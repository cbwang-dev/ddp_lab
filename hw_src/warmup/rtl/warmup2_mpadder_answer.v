==> flow/design.v <==
`timescale 1ns / 1ps
module warmup2_mpadder_answers(
    input  wire         clk,
    input  wire         resetn,
    input  wire         start,
    input  wire [127:0] A,
    input  wire [127:0] B,
    output wire [128:0] C,
    output wire         done);
    reg          regA_en;
    wire [127:0] regA_D;
    reg  [127:0] regA_Q;
    always @(posedge clk)
    begin
        if(~resetn)         regA_Q <= 128'd0;
        else if (regA_en)   regA_Q <= regA_D;
    end
                reg          regB_en;
                wire [127:0] regB_D;
                reg  [127:0] regB_Q;
                always @(posedge clk)
                begin
                    if(~resetn)          regB_Q <= 128'd0;
                    else if (regB_en)   regB_Q <= regB_D;
                end
    reg          muxA_sel;
    wire [127:0] muxA_Out;
    assign muxA_Out = (muxA_sel == 0) ? A : {64'b0,regA_Q[127:64]};
    assign regA_D = muxA_Out;
                reg          muxB_sel;
                reg  [127:0] muxB_Out;
                always@(*) begin
                    if (muxB_sel==1'b0) muxB_Out <= B;
                    else                muxB_Out <= {64'b0,regB_Q[127:64]};
                end
                assign regB_D = muxB_Out;
    wire [63:0] operandA;
    wire [63:0] operandB;
    wire        carry_in;
    wire [63:0] result;
    wire        carry_out;
                assign {carry_out,result} = operandA + operandB + carry_in;
                reg          regResult_en;
                reg  [127:0] regResult;
                always @(posedge clk)
                begin
                    if(~resetn)             regResult <= 128'b0;
                    else if (regResult_en)  regResult <= {result, regResult[127:64]};
                end
                reg  regCout_en;
                reg  regCout;
                always @(posedge clk)
                begin
                    if(~resetn)          regCout <= 1'b0;
                    else if (regCout_en) regCout <= carry_out;
                end
                reg  muxCarryIn_sel;
                wire muxCarryIn;
                assign muxCarryIn = (muxCarryIn_sel == 0) ? 1'b0 : regCout;
                assign operandA = regA_Q;
                assign operandB = regB_Q;
                assign carry_in = muxCarryIn;
                assign C = {regCout, regResult};
    reg [1:0] state, nextstate;
    always @(posedge clk)
    begin
        if(~resetn)	state <= 2'd0;
        else        state <= nextstate;
    end
    always @(*)
    begin
        case(state)
            2'd0: begin
                regA_en        <= 1'b1;
                regB_en        <= 1'b1;
                regResult_en   <= 1'b0;
                regCout_en     <= 1'b0;
                muxA_sel       <= 1'b0;
                muxB_sel       <= 1'b0;
                muxCarryIn_sel <= 1'b0;
            end
            2'd1: begin
                                regA_en        <= 1'b1;
                                regB_en        <= 1'b1;
                                regResult_en   <= 1'b1;
                                regCout_en     <= 1'b1;
                                muxA_sel       <= 1'b1;
                                muxB_sel       <= 1'b1;
                                muxCarryIn_sel <= 1'b0;
            end
            2'd2: begin
                                regA_en        <= 1'b0;
                                regB_en        <= 1'b0;
                                regResult_en   <= 1'b1;
                                regCout_en     <= 1'b1;
                                muxA_sel       <= 1'b1;
                                muxB_sel       <= 1'b1;
                                muxCarryIn_sel <= 1'b1;
            end
                                default: begin
                                    regA_en        <= 1'b0;
                                    regB_en        <= 1'b0;
                                    regResult_en   <= 1'b1;
                                    regCout_en     <= 1'b0;
                                    muxA_sel       <= 1'b0;
                                    muxB_sel       <= 1'b0;
                                    muxCarryIn_sel <= 1'b0;
                                end
        endcase
    end
    always @(*)
    begin
        case(state)
            2'd0: begin
                if(start)
                    nextstate <= 2'd1;
                else
                    nextstate <= 2'd0;
                end
                                2'd1   : nextstate <= 2'd2;
                                2'd2   : nextstate <= 2'd0;
                                default: nextstate <= 2'd0;
        endcase
    end
                reg regDone;
                always @(posedge clk)
                begin
                    if(~resetn) regDone <= 1'd0;
                    else        regDone <= (state==2'd2) ? 1'b1 : 1'b0;;
                end
                assign done = regDone;
endmodule
## Reports on warmup2_mpadder_answers

The steps from the RTL of warmup2_mpadder_answers to its reports follow in flow order.
Lines are those of the file above, counted from 1.
Cell names lack the library's common part.
Not given: n/a

- Design top: warmup2_mpadder_answers
- Clock: clk
- Standard-cell library: sky130hd
- Corner: tt_025C_1v80

## Word level

Yosys after proc, flatten, opt, wreduce and memory -nomap, before mapping. Enables and synchronous resets that opt folds into registers are not counted as muxes. Memory bits, and registers merged into a memory's read port (data or address), are not among the register bits. Print and check cells are not counted. Equal cells are merged and count once.

- Output and inout bits: 130
- Cells after elaboration: 21
- Input port bits: 259
- Register bits: 388

- Reduce/logical cells: 3
- Add/subtract/negate cells: 2
- Multiplexer cells: 8
- Equal/unequal tests: 2

Operator list:

| operator | number |
|---|---|
| 128-bit two-way mux | 2 |
| 64-bit by 64-bit adder with 65-bit output | 1 |
| 65-bit by 1-bit adder with 65-bit output | 1 |
| 1-bit two-way mux | 5 |
| 2-bit OR reduction | 2 |
| 2-bit parallel mux with 2-bit select | 1 |
| 2-bit by 1-bit equality test with 1-bit output with constant B | 1 |
| 2-bit equality test with constant B | 1 |
| 2-bit logical NOT | 1 |

## Longest topological paths

Longest topological path by Yosys (ltp), each cell counted once; first at word level (registers and memories cut), then after technology mapping (sequential cells cut; the memories' decode and read muxes count).

- Word-level depth: 4
- ABC_AREA: 0
- Depth in mapped cells: 16
- Gate-level depth less buffers: 14

## After synthesis

Source: synth_stat.txt of the flow (Yosys; design flattened, memories mapped). It holds for the ABC_AREA given above (unset counts as 0); a run with the other value may have another netlist.
The area totals of this step are shown rounded.

- Buffers: 187
- Mapped cells: 2191
- Chip area (Yosys): 19000 um2
- Mapped flip-flops: 389

Cell types:

| type | number | total area (um2) |
|---|---|---|
| dfxtp_1 | 389 | 7.79E+03 |
| o211a_1 | 132 | 1.32E+03 |
| nor2b_1 | 200 | 1251.2 |
| o21ai_0 | 212 | 1.06E+03 |
| a22oi_1 | 129 | 968.429 |
| nand2_1 | 231 | 867.082 |
| ha_1 | 63 | 788.256 |
| nand3_1 | 151 | 755.725 |
| clkbuf_1 | 177 | 664.387 |
| mux2i_1 | 65 | 650.624 |
| a21oi_1 | 82 | 410.394 |
| xnor2_1 | 34 | 297.786 |
| and2_1 | 46 | 287.776 |
| o21bai_1 | 22 | 165.158 |
| nor2_1 | 41 | 153.898 |
| xor2_1 | 16 | 140.134 |
| a21o_1 | 15 | 112.608 |
| nand4_1 | 18 | 112.608 |

Other cell types: 53; their cells: 168.

## Path before layout

Path of least setup slack by OpenSTA after synthesis, without wires, with an ideal clock, recovery checks aside; 20% of the period is set as input and as output delay. Where synthesis merged equal registers, the netlist keeps one of their names.

- Path kind: register -> register
- From: reg state
- To: reg regResult[124]
- Required time: 3.818 ns
- Path delay: 3.726 ns
- Data arrival time: 3.604 ns
- Driving pins on the path: 17
- Clock period: 3.94 ns
- Setup slack: 0.214 ns
- Setup time: 0.122 ns
- Buffers on the path: 2
- Synthesis period reached: 3.726 ns

"path delay" = arrival - input delay + setup time.
"driving pins on the path" counts driving pins, that of a launching flip-flop among them; a cell with two outputs on the path counts twice.
"synthesis period reached" = period - worst setup slack (recovery checks aside). The figure is calculated, with input and output delays left at 20% of the set period.
Where an end lacks its bit number, it is one bit of the signal, or one of the new flip-flops if synthesis recoded a state register.

- Cells stage by stage: dfxtp_1 clkbuf_1 clkbuf_1 nand2_1 fa_1 inv_1 fa_1 a21o_1 a221oi_2 or4_4 a31oi_4 a31oi_2 o21ai_2 a41o_2 a21boi_1 and4b_1 a311o_1

RTL lines, path post-synthesis:

| element | RTL line | text |
|---|---|---|
| from (decl) | 64 | `reg [1:0] state, nextstate;` |
| from (assign) | 67 | `if(~resetn) state <= 2'd0;` |
| from (assign) | 68 | `else        state <= nextstate;` |
| to (assign) | 47 | `if(~resetn)             regResult <= 128'b0;` |
| to (assign) | 48 | `else if (regResult_en)  regResult <= {result, regResult[127:64]};` |
| to (decl) | 44 | `reg  [127:0] regResult;` |

Chain of elaborated cells between the ends: none given.

## Timing after layout

From the final timing report of entry A: the path of least setup slack in the routed layout; clock arrival at registers is part of the times.

- Path kind: register -> register
- From: reg regA_Q[0]
- To: reg regResult[124]
- Driving pins on the path: 15
- Required time: 3.27 ns
- Setup slack: -0.46 ns
- Buffers on the path: 0
- Data arrival time: 3.73 ns
- Clock period: 2.81 ns
- Setup time: 0.11 ns

Between the ends stands the longest chain of elaborated cells between them, by number of cells; it is not shown to be the way that was timed. Of several equally long chains one is given.
Each line given opens the expression or statement behind the cell; cells for indexed reads and writes are added by Yosys, which also makes memories of some case tables.

- Cells stage by stage: dfxtp_2 inv_2 fa_2 inv_2 fa_2 a21o_1 a221oi_4 or4_4 a31oi_4 a31oi_4 o21ai_4 a41o_4 a21boi_2 and4b_1 a311o_1
- Cells in the longest elaborated chain: 2

RTL lines, path post-layout:

| element | RTL line | text |
|---|---|---|
| from (decl) | 12 | `reg  [127:0] regA_Q;` |
| from (assign) | 15 | `if(~resetn)         regA_Q <= 128'd0;` |
| from (assign) | 16 | `else if (regA_en)   regA_Q <= regA_D;` |
| 64-bit by 64-bit adder with 65-bit output | 42 | `assign {carry_out,result} = operandA + operandB + carry_in;` |
| 65-bit by 1-bit adder with 65-bit output | 42 |  |
| to (assign) | 47 | `if(~resetn)             regResult <= 128'b0;` |
| to (assign) | 48 | `else if (regResult_en)  regResult <= {result, regResult[127:64]};` |
| to (decl) | 44 | `reg  [127:0] regResult;` |

Ticket comment

Stored flow runs of warmup2_mpadder_answers (2 of them; Yosys, OpenROAD, sky130hd). They differ in their settings and are not a sequence. Constraints: input delay and output delay 20% of the set period each, output load 0.01 pF.
"achieved clock period" is the run's clock period less its worst setup slack. It is reckoned from that one timing run; input and output delays stay at 20% of the period that was set.
"time of the worst setup path" means the part of the period allowed to the worst setup path (the constraints hold back 20% at inputs and 20% at outputs) less its slack; where the path has registers, the arrival times of their clocks count too.
"total power after layout" is the tool's figure for a default switching activity; nothing was simulated.
The results are shown rounded.

### Entry A

==> flow/run.sh <==
#!/bin/bash
# the make line also repeats the synthesis and layout settings of config.mk as NAME=value (left out here)
make -C /OpenROAD-flow-scripts/flow DESIGN_CONFIG=/design/flow/config.mk WORK_HOME=/design/flow/orfs CLKGATE_MAP_FILE= finish
==> flow/config.mk <==
export PLATFORM = sky130hd
export DESIGN_NAME = warmup2_mpadder_answers
export DESIGN_NICKNAME = warmup2_mpadder_answers
export VERILOG_FILES = /design/flow/design.v
export SDC_FILE = /design/flow/constraint.sdc
export NUM_CORES = 4
export LEC_CHECK = 0
export CAP_MARGIN = 20
export CORE_MARGIN = 5
export CORE_UTILIZATION = 29
export CTS_CLUSTER_DIAMETER = 258
export MAX_ROUTING_LAYER = met5
export SLEW_MARGIN = 20
export TNS_END_PERCENT = 65
==> flow/constraint.sdc <==
create_clock -name core_clock -period 2.81 [get_ports {clk}]
set_input_delay 0.5620 -clock core_clock [delete_from_list [all_inputs] [get_ports {clk}]]
set_output_delay 0.5620 -clock core_clock [all_outputs]
set_load 0.01 [all_outputs]

Results of entry A:
- Setup slack of the critical path: -0.459 ns
- Total power after layout: 16300 µW
- Die outline area: 70700 um2
- Utilization in the final report: 0.421
- Total negative slack on setup checks: -5.85 ns
- Time of the worst setup path: 3.27 ns
- Worst path kind: register -> register
- Synthesized cell area: 19000 um2
- Achieved clock period: 3.269 ns

### Entry B

==> flow/run.sh <==
#!/bin/bash
# the make line also repeats the synthesis and layout settings of config.mk as NAME=value (left out here)
make -C /OpenROAD-flow-scripts/flow DESIGN_CONFIG=/design/flow/config.mk WORK_HOME=/design/flow/orfs CLKGATE_MAP_FILE= finish
==> flow/config.mk <==
export PLATFORM = sky130hd
export DESIGN_NAME = warmup2_mpadder_answers
export DESIGN_NICKNAME = warmup2_mpadder_answers
export VERILOG_FILES = /design/flow/design.v
export SDC_FILE = /design/flow/constraint.sdc
export NUM_CORES = 4
export LEC_CHECK = 0
export CAP_MARGIN = 20
export CORE_MARGIN = 2
export CORE_UTILIZATION = 40
export SLEW_MARGIN = 20
==> flow/constraint.sdc <==
create_clock -name core_clock -period 4.17 [get_ports {clk}]
set_input_delay 0.8340 -clock core_clock [delete_from_list [all_inputs] [get_ports {clk}]]
set_output_delay 0.8340 -clock core_clock [all_outputs]
set_load 0.01 [all_outputs]

Results of entry B:
- Achieved clock period: 3.718 ns
- Total power after layout: 10300 µW
- Setup slack of the critical path: 0.452 ns
- Die outline area: 49300 um2
- Time of the worst setup path: 3.72 ns
- Worst path kind: register -> register
- Utilization in the final report: 0.529
- Total negative slack on setup checks: 0.000 ns
- Synthesized cell area: 19000 um2
